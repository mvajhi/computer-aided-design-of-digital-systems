==> flow/design.v <==
module IFMapSratchPad #(
    parameter IFMAP_SPAD_WIDTH = 16,
    parameter IFMAP_SPAD_ROW = 12
) (
    input clk,
    input rst,
    input [IFMAP_SPAD_WIDTH-1:0] din,
    input [$clog2(IFMAP_SPAD_ROW)-1:0] raddr,
    input [$clog2(IFMAP_SPAD_ROW)-1:0] waddr,
    input wen,
    output [IFMAP_SPAD_WIDTH-1:0] dout
);
reg [IFMAP_SPAD_WIDTH-1:0] mem [IFMAP_SPAD_ROW-1:0];
always @(posedge clk or posedge rst) begin
    if (rst) begin
        for (integer i = 0; i < IFMAP_SPAD_ROW; i = i + 1) begin
            mem[i] <= 0;
        end
    end
    else if (wen) begin
        mem[waddr] <= din;
    end
end
assign dout = mem[raddr];
endmodule
# Reports on IFMapSratchPad
# The steps from the RTL of IFMapSratchPad to its reports follow in flow order.
# Line numbers count from 1 in the design file above.
# A cell with - has no value.
dict set report design {
  top {IFMapSratchPad}
  clk_port {clk}
  lib {sky130hd}
  lib_corner {tt_025C_1v80}
}

# Word-level counts
# Counts by Yosys on the flattened word-level netlist (proc, flatten, opt, wreduce). Print and check cells are left out. Cells with the same type and inputs are merged into one.
dict set report word_totals {
  output_inout_bits 16
  inputBits 27
  elab_cells 49
  ff_bits 192
}
dict set report op_classes {
  n_reduce_logical 14
  mux 1
  equal 22
}
# operator n
set ops {}
lappend ops {{16-bit parallel mux with 12-bit select} 1}
lappend ops {{4-bit by 3-bit == test with 1-bit output with constant B} 8}
lappend ops {{4-bit == test with constant B} 8}
lappend ops {{2-bit AND reduction} 12}
lappend ops {{4-bit by 2-bit == test with 1-bit output with constant B} 4}
lappend ops {{4-bit by 1-bit == test with 1-bit output with constant B} 2}
lappend ops {{4-bit logical NOT} 2}

# Logic depth
# Depth = most cells in a row (Yosys ltp): at word level without a register or memory, in the mapped netlist without a sequential cell, where the memories' decode and read muxes count.
dict set report depth {
  word_depth 2
  abc_area 0
  ltp_mapped 8
  mapped_depth_nobuf 6
}

# Synthesis result
# Yosys stat after the flow's synthesis: flattened, memories mapped to cells. It holds for the ABC_AREA given above (unset counts as 0); a run with the other value may have another netlist.
dict set report mapped {
  ff_cells 192
  mapped_area_mm2 0.0089123
  n_buf 63
  seqArea_mm2 0.0048046
  stdcells 686
}
# type n
set by_type {}
lappend by_type {sky130_fd_sc_hd__dfrtp_1 192}
lappend by_type {sky130_fd_sc_hd__mux2_2 196}
lappend by_type {sky130_fd_sc_hd__mux2i_1 22}
lappend by_type {sky130_fd_sc_hd__a22oi_1 26}
lappend by_type {sky130_fd_sc_hd__a221oi_1 16}
lappend by_type {sky130_fd_sc_hd__clkbuf_1 27}
lappend by_type {sky130_fd_sc_hd__nor2_1 27}
lappend by_type {sky130_fd_sc_hd__buf_2 20}
lappend by_type {sky130_fd_sc_hd__nand2_1 24}
lappend by_type {sky130_fd_sc_hd__buf_4 11}
lappend by_type {sky130_fd_sc_hd__a21oi_1 16}
lappend by_type {sky130_fd_sc_hd__a31oi_1 10}
lappend by_type {sky130_fd_sc_hd__o22ai_1 10}
lappend by_type {sky130_fd_sc_hd__buf_6 5}
lappend by_type {sky130_fd_sc_hd__nand2b_1 8}
lappend by_type {sky130_fd_sc_hd__nand3_1 8}
lappend by_type {sky130_fd_sc_hd__o21ai_0 8}
lappend by_type {sky130_fd_sc_hd__ha_1 3}
# Other cell types: 30; their cells: 57.

# Worst setup path after synthesis
# Path of least setup slack by OpenSTA after synthesis, without wires, with an ideal clock, recovery checks aside; 20% of the period is set as input and as output delay. Where synthesis merged equal registers, the netlist keeps one of their names.
dict set report synth_path {
  kind {in2out}
  start {input port raddr[3]}
  end {output port dout[5]}
  clock_period_ns 3.11
  slack_ns 0.601
  output_delay_ns 0.622
  t_required_ns 2.488
  path_delay_ns 1.265
  path_stages 8
  launch_ns 0.622
  path_buffers 2
  input_delay_ns 0.622
  t_arrival_ns 1.887
  synth_period_reached_ns 2.509
}
# "path_delay_ns" = arrival - input delay + setup time.
# A path that ends at an output port has no setup time.
# "path_stages": output pins that drive a net of the path, with the launching flip-flop's if there is one; two outputs of one cell count as two.
# "synth_period_reached_ns" = period - worst setup slack (recovery checks aside). The figure is calculated, with input and output delays left at 20% of the set period.
# Between the ends stands the longest chain of elaborated cells between them, by number of cells; it is not shown to be the way that was timed. Of several equally long chains one is given.
# A line is the first line of the expression or statement that the cell stems from. Yosys adds cells for indexed reads and writes and turns some case tables into memories.
dict set report synth_via {
  path_cell_list {sky130_fd_sc_hd__inv_1 -> sky130_fd_sc_hd__ha_1 -> sky130_fd_sc_hd__clkbuf_1 -> sky130_fd_sc_hd__clkbuf_1 -> sky130_fd_sc_hd__a22oi_1 -> sky130_fd_sc_hd__a31oi_1 -> sky130_fd_sc_hd__a21oi_1 -> sky130_fd_sc_hd__a21oi_1}
  elab_chain_len 2
  cells_between 13
  classes_between {eq/ne: 11; mux: 1; reduce/logical: 1}
}
# element line_no
set synth_lines {}
lappend synth_lines {{start: declaration} 8} ;# input [$clog2(IFMAP_SPAD_ROW)-1:0] raddr,
lappend synth_lines {{4-bit == test} 24} ;# assign dout = mem[raddr];
lappend synth_lines {{16-bit parallel mux with 12-bit select} 24}
lappend synth_lines {{end: declaration} 11} ;# output [IFMAP_SPAD_WIDTH-1:0] dout

# Worst path after layout
# From the final timing report of record 1: the path of least setup slack in the routed layout; clock arrival at registers is part of the times.
dict set report layout_path {
  kind {in2out}
  start {input port raddr[3]}
  end {output port dout[12]}
  input_delay_ns 0.29
  t_required_ns 1.17
  path_stages 10
  output_delay_ns 0.29
  launch_ns 0.29
  t_arrival_ns 1.92
  clock_period_ns 1.46
  slack_ns -0.75
  path_buffers 5
}
# Between the ends stands the longest chain of elaborated cells between them, by number of cells; it is not shown to be the way that was timed. Of several equally long chains one is given.
dict set report layout_via {
  path_cell_list {sky130_fd_sc_hd__buf_8 -> sky130_fd_sc_hd__buf_6 -> sky130_fd_sc_hd__ha_4 -> sky130_fd_sc_hd__buf_12 -> sky130_fd_sc_hd__buf_6 -> sky130_fd_sc_hd__a22oi_2 -> sky130_fd_sc_hd__o22ai_2 -> sky130_fd_sc_hd__a221oi_2 -> sky130_fd_sc_hd__a31oi_4 -> sky130_fd_sc_hd__buf_6}
  elab_chain_len 2
  cells_between 13
  classes_between {eq/ne: 11; mux: 1; reduce/logical: 1}
}
# element line_no
set layout_lines {}
lappend layout_lines {{start: declaration} 8} ;# input [$clog2(IFMAP_SPAD_ROW)-1:0] raddr,
lappend layout_lines {{4-bit == test} 24} ;# assign dout = mem[raddr];
lappend layout_lines {{16-bit parallel mux with 12-bit select} 24}
lappend layout_lines {{end: declaration} 11} ;# output [IFMAP_SPAD_WIDTH-1:0] dout

# 2 stored runs of IFMapSratchPad in the flow (synthesis by Yosys, layout by OpenROAD, sky130hd cells), in arbitrary order. Constraints: input delay and output delay 20% of the set period each, output load 0.01 pF.
# By "period_less_ws_ns" is meant the clock period of the run minus its worst setup slack. This is arithmetic on one report: input and output delays are still those of the set period (20% each).
# "worst_setup_path_time_ns" = time allowed to the worst setup path (clock period - input delay - output delay, where it has them) - its slack; a late launch clock adds to it, a late capture clock takes from it.
# By "final_power_uw" is meant OpenSTA's value without simulated activity: inputs other than the clock are taken to toggle once in ten clock periods, and the tool carries that through the logic.
run="record 1" settings period_ns=1.46 CORE_UTILIZATION=16 SETUP_SLACK_MARGIN=-0.09 TNS_END_PERCENT=70 ABC_AREA=0 GPL_ROUTABILITY_DRIVEN=1 SLEW_MARGIN=40 MIN_ROUTING_LAYER="met2" MAX_ROUTING_LAYER="met5" CAP_MARGIN=20 CORE_MARGIN=2
run="record 1" results period_less_ws_ns=2.210 util_pct=22.8 worst_setup_path_time_ns=1.63 worst_setup_path_type="in2out" final_power_uw=15789 setup_ws_ns=-0.750 setupTns_ns=-9.944 design.die.area_mm2=0.0576048 synthArea_mm2=0.0089123
run="record 2" settings period_ns=2.24 CORE_UTILIZATION=66 SETUP_SLACK_MARGIN=0.41 PLACE_DENSITY_LB_ADDON=0.03 CELL_PAD_IN_SITES_GLOBAL_PLACEMENT=3 ABC_AREA=1 GPL_TIMING_DRIVEN=0 MIN_ROUTING_LAYER="met2" MAX_ROUTING_LAYER="met4" CAP_MARGIN=20 CORE_MARGIN=2 SLEW_MARGIN=20
run="record 2" outcome="did not finish, placement stopped with FLW-0024"
