==> flow/design.v <==
module P_Sum_Registers #(
    parameter ADDR_LEN = 8,
    parameter SCRATCH_DEPTH = 8,
    parameter SCRATCH_WIDTH = 8
) (
    input wire clk,
    input wire rst,
    input wire wen,
    input wire [ADDR_LEN - 1:0] waddr,
    input wire [ADDR_LEN - 1:0] raddr,
    input wire [SCRATCH_WIDTH - 1:0] din,
    output wire [SCRATCH_WIDTH - 1:0] dout
);
    reg [SCRATCH_WIDTH - 1:0] main_mem [SCRATCH_DEPTH - 1:0];
    assign dout = main_mem[raddr];
    integer i;
    always @(posedge clk or posedge rst) begin
        if (rst) begin
            for (i = 0; i < SCRATCH_DEPTH; i = i + 1) begin
                main_mem[i] <= 0;
            end
        end
        else if (wen)
            main_mem[waddr] <= din;
    end
endmodule
---- Tool chain data of P_Sum_Registers ----
The steps from the RTL of P_Sum_Registers to its reports follow in flow order.
Lines are those of the file above, counted from 1.
A cell with -- has no value.
design
  design top .............................. P_Sum_Registers
  clock port .............................. clk
  cell library ............................ sky130hd
  corner .................................. tt_025C_1v80

---- Word level ----
Yosys after proc, flatten, opt, wreduce and memory -nomap, before mapping. Enables and synchronous resets that opt folds into registers are not counted as muxes. Print and check cells are not counted. Equal cells are merged and count once.
bit counts
  cells after elaboration ................. 33
  output and inout port bits .............. 8
  register bits after elaboration ......... 64
  bits of input ports ..................... 27
cells by class
  multiplexer cells ....................... 1
  equality and inequality tests ........... 14
  reductions and logical operators ........ 10
operators with widths
  cell                                                                    count
  8-bit parallel mux with 8-bit select                                    1
  3-bit equality test (second input constant)                             8
  2-bit AND reduction                                                     8
  3-bit by 2-bit equality test with 1-bit output (second input constant)  4
  3-bit by 1-bit equality test with 1-bit output (second input constant)  2
  3-bit logical NOT                                                       2

---- Longest topological paths ----
Longest topological path by Yosys (ltp), each cell counted once; first at word level (registers and memories cut), then after technology mapping (sequential cells cut; the memories' decode and read muxes count).
depth
  word-level depth ........................ 2
  ABC_AREA ................................ 0
  gate-level depth with buffers ........... 5
  mapped depth without buffers ............ 3

---- After synthesis ----
Source: synth_stat.txt of the flow (Yosys; design flattened, memories mapped). It holds for the ABC_AREA given above (unset counts as 0); a run with the other value may have another netlist.
Totals and module areas in this step are rounded.
synthesis totals
  buffers ................................. 11
  mapped flip-flops ....................... 64
  standard cells after synthesis .......... 223
  sequential area ......................... 1600 sq um
  chip area (Yosys) ....................... 3000 sq um
cell types
  cell                       count  area in all (sq um)
  sky130_fd_sc_hd__dfrtp_1   64     1.6E+03
  sky130_fd_sc_hd__mux2_2    66     743.213
  sky130_fd_sc_hd__mux2i_1   7      70.067
  sky130_fd_sc_hd__a211o_1   7      61.309
  sky130_fd_sc_hd__a41oi_1   6      52.55
  sky130_fd_sc_hd__nor2_1    11     41.29
  sky130_fd_sc_hd__nor3b_4   2      37.536
  sky130_fd_sc_hd__a21oi_1   7      35.034
  sky130_fd_sc_hd__nor3_4    2      32.531
  sky130_fd_sc_hd__buf_2     6      30.029
  sky130_fd_sc_hd__nand2_1   8      30.029
  sky130_fd_sc_hd__o21ai_0   6      30.029
  sky130_fd_sc_hd__a32oi_1   3      26.275
  sky130_fd_sc_hd__nand4b_1  3      26.275
  sky130_fd_sc_hd__a22oi_1   3      22.522
  sky130_fd_sc_hd__mux4_2    1      22.522
  sky130_fd_sc_hd__nor3b_1   2      15.014
  sky130_fd_sc_hd__nand2b_4  1      13.763
Other cell types: 12; their cells: 18.

---- Timing after synthesis ----
Path of least setup slack by OpenSTA after synthesis, without wires, with an ideal clock, recovery checks aside; 20% of the period is set as input and as output delay. Where synthesis merged equal registers, the netlist keeps one of their names.
path after synthesis
  kind .................................... input to output
  start point ............................. input port raddr[1]
  end point ............................... output port dout[6]
  driving pins on the path ................ 5
  required time ........................... 1.680 ns
  time at the first pin ................... 0.420 ns
  delay of the path ....................... 0.971 ns
  external output delay ................... 0.420 ns
  arrival ................................. 1.391 ns
  path buffers ............................ 2
  slack ................................... 0.289 ns
  external input delay .................... 0.420 ns
  period .................................. 2.1 ns
  synthesis period reached ................ 1.811 ns
"delay of the path" = arrival - input delay + setup time.
A path that ends at an output port has no setup time.
"driving pins on the path": output pins that drive a net of the path, with the launching flip-flop's if there is one; two outputs of one cell count as two.
"synthesis period reached" is the clock period less the worst setup slack; recovery checks do not enter. This is arithmetic on one report: input and output delays are still those of the set period (20% each).
Between the ends stands the longest chain of elaborated cells between them, by number of cells; it is not shown to be the way that was timed. Of several equally long chains one is given.
Each line given opens the expression or statement behind the cell; cells for indexed reads and writes are added by Yosys, which also makes memories of some case tables.
on the way, after synthesis
  path through ............................ sky130_fd_sc_hd__buf_2 -> sky130_fd_sc_hd__buf_4 -> sky130_fd_sc_hd__a21oi_1 -> sky130_fd_sc_hd__a211o_1 -> sky130_fd_sc_hd__a41oi_1
  length of the longest elaborated chain .. 2
  elaborated cells on any way between the ends .. 9
  RTL lines with such cells ............... 1
  those cells by class .................... eq/ne (7); mux (1); reduce/logical (1)
RTL lines, path after synthesis
  what                                  RTL line  text
  start, declared                       10        input wire [ADDR_LEN - 1:0] raddr,
  3-bit equality test                   15        assign dout = main_mem[raddr];
  8-bit parallel mux with 8-bit select  15
  end, declared                         12        output wire [SCRATCH_WIDTH - 1:0] dout

---- Timing after layout ----
From the final timing report of run A: the path of least setup slack in the routed layout; clock arrival at registers is part of the times.
path post-layout
  kind .................................... input to output
  start point ............................. input port raddr[0]
  end point ............................... output port dout[3]
  period .................................. 2.29 ns
  driving pins on the path ................ 6
  required time ........................... 1.83 ns
  path buffers ............................ 3
  external output delay ................... 0.46 ns
  external input delay .................... 0.46 ns
  slack ................................... 0.08 ns
  arrival ................................. 1.75 ns
  time at the first pin ................... 0.46 ns
Between the ends stands the longest chain of elaborated cells between them, by number of cells; it is not shown to be the way that was timed. Of several equally long chains one is given.
on the way, post-layout
  path through ............................ sky130_fd_sc_hd__clkdlybuf4s15_2 -> sky130_fd_sc_hd__bufbuf_16 -> sky130_fd_sc_hd__or3_4 -> sky130_fd_sc_hd__nor2_1 -> sky130_fd_sc_hd__a41oi_1 -> sky130_fd_sc_hd__buf_2
  length of the longest elaborated chain .. 2
  elaborated cells on any way between the ends .. 9
  RTL lines with such cells ............... 1
  those cells by class .................... eq/ne (7); mux (1); reduce/logical (1)
RTL lines, path post-layout
  what                                  RTL line  text
  start, declared                       10        input wire [ADDR_LEN - 1:0] raddr,
  3-bit equality test                   15        assign dout = main_mem[raddr];
  8-bit parallel mux with 8-bit select  15
  end, declared                         12        output wire [SCRATCH_WIDTH - 1:0] dout

Add stored flow runs of P_Sum_Registers

P_Sum_Registers through Yosys and OpenROAD on sky130hd: 2 stored runs, unordered, with their settings and measured results. The constraints put input and output delay at 20% of the set period each and load the outputs with 0.01 pF.
"clock period reached" means the clock period less the worst setup slack. The figure is calculated, with input and output delays left at 20% of the set period.
"critical path time" means the part of the period allowed to the worst setup path (the constraints hold back 20% at inputs and 20% at outputs) less its slack; where the path has registers, the arrival times of their clocks count too.
"total design power" is the tool's figure for a default switching activity; nothing was simulated.
Measured values are rounded.

---- run A ----
settings
  period_ns = 2.29
  CORE_UTILIZATION = 33
  PLACE_DENSITY_LB_ADDON = 0.01
  HOLD_SLACK_MARGIN = -0.08
  CELL_PAD_IN_SITES_GLOBAL_PLACEMENT = 0
  TNS_END_PERCENT = 45
  GPL_ROUTABILITY_DRIVEN = 1
  MAX_ROUTING_LAYER = met5
  CAP_MARGIN = 20
  CORE_MARGIN = 2
  SLEW_MARGIN = 20
results
  total design power ...................... 0.0031 W
  worst slack on setup checks ............. 0.077 ns
  final design utilization ................ 0.44
  die area ................................ 9900 sq um
  critical path time ...................... 1.30 ns
  type of the worst setup path ............ input to output
  netlist area reported by Yosys .......... 3000 sq um
  final setup TNS ......................... 0.000 ns
  clock period reached .................... 2.213 ns
  standard-cell area after layout ......... 3800 sq um

---- run B ----
settings
  period_ns = 1.05
  CORE_UTILIZATION = 21
  SETUP_SLACK_MARGIN = 0.06
  PLACE_DENSITY_LB_ADDON = 0.06
  CORE_MARGIN = 3
  CELL_PAD_IN_SITES_GLOBAL_PLACEMENT = 1
  CELL_PAD_IN_SITES_DETAIL_PLACEMENT = 2
  GPL_ROUTABILITY_DRIVEN = 1
  CTS_CLUSTER_DIAMETER = 156
  SLEW_MARGIN = 5
  MIN_ROUTING_LAYER = met1
  CAP_MARGIN = 20
results
  total design power ...................... 0.0078 W
  worst slack on setup checks ............. -0.64 ns
  final design utilization ................ 0.32
  die area ................................ 16000 sq um
  critical path time ...................... 1.48 ns
  type of the worst setup path ............ register to output
  netlist area reported by Yosys .......... 3000 sq um
  final setup TNS ......................... -4.5 ns
  clock period reached .................... 1.686 ns
  standard-cell area after layout ......... 4500 sq um
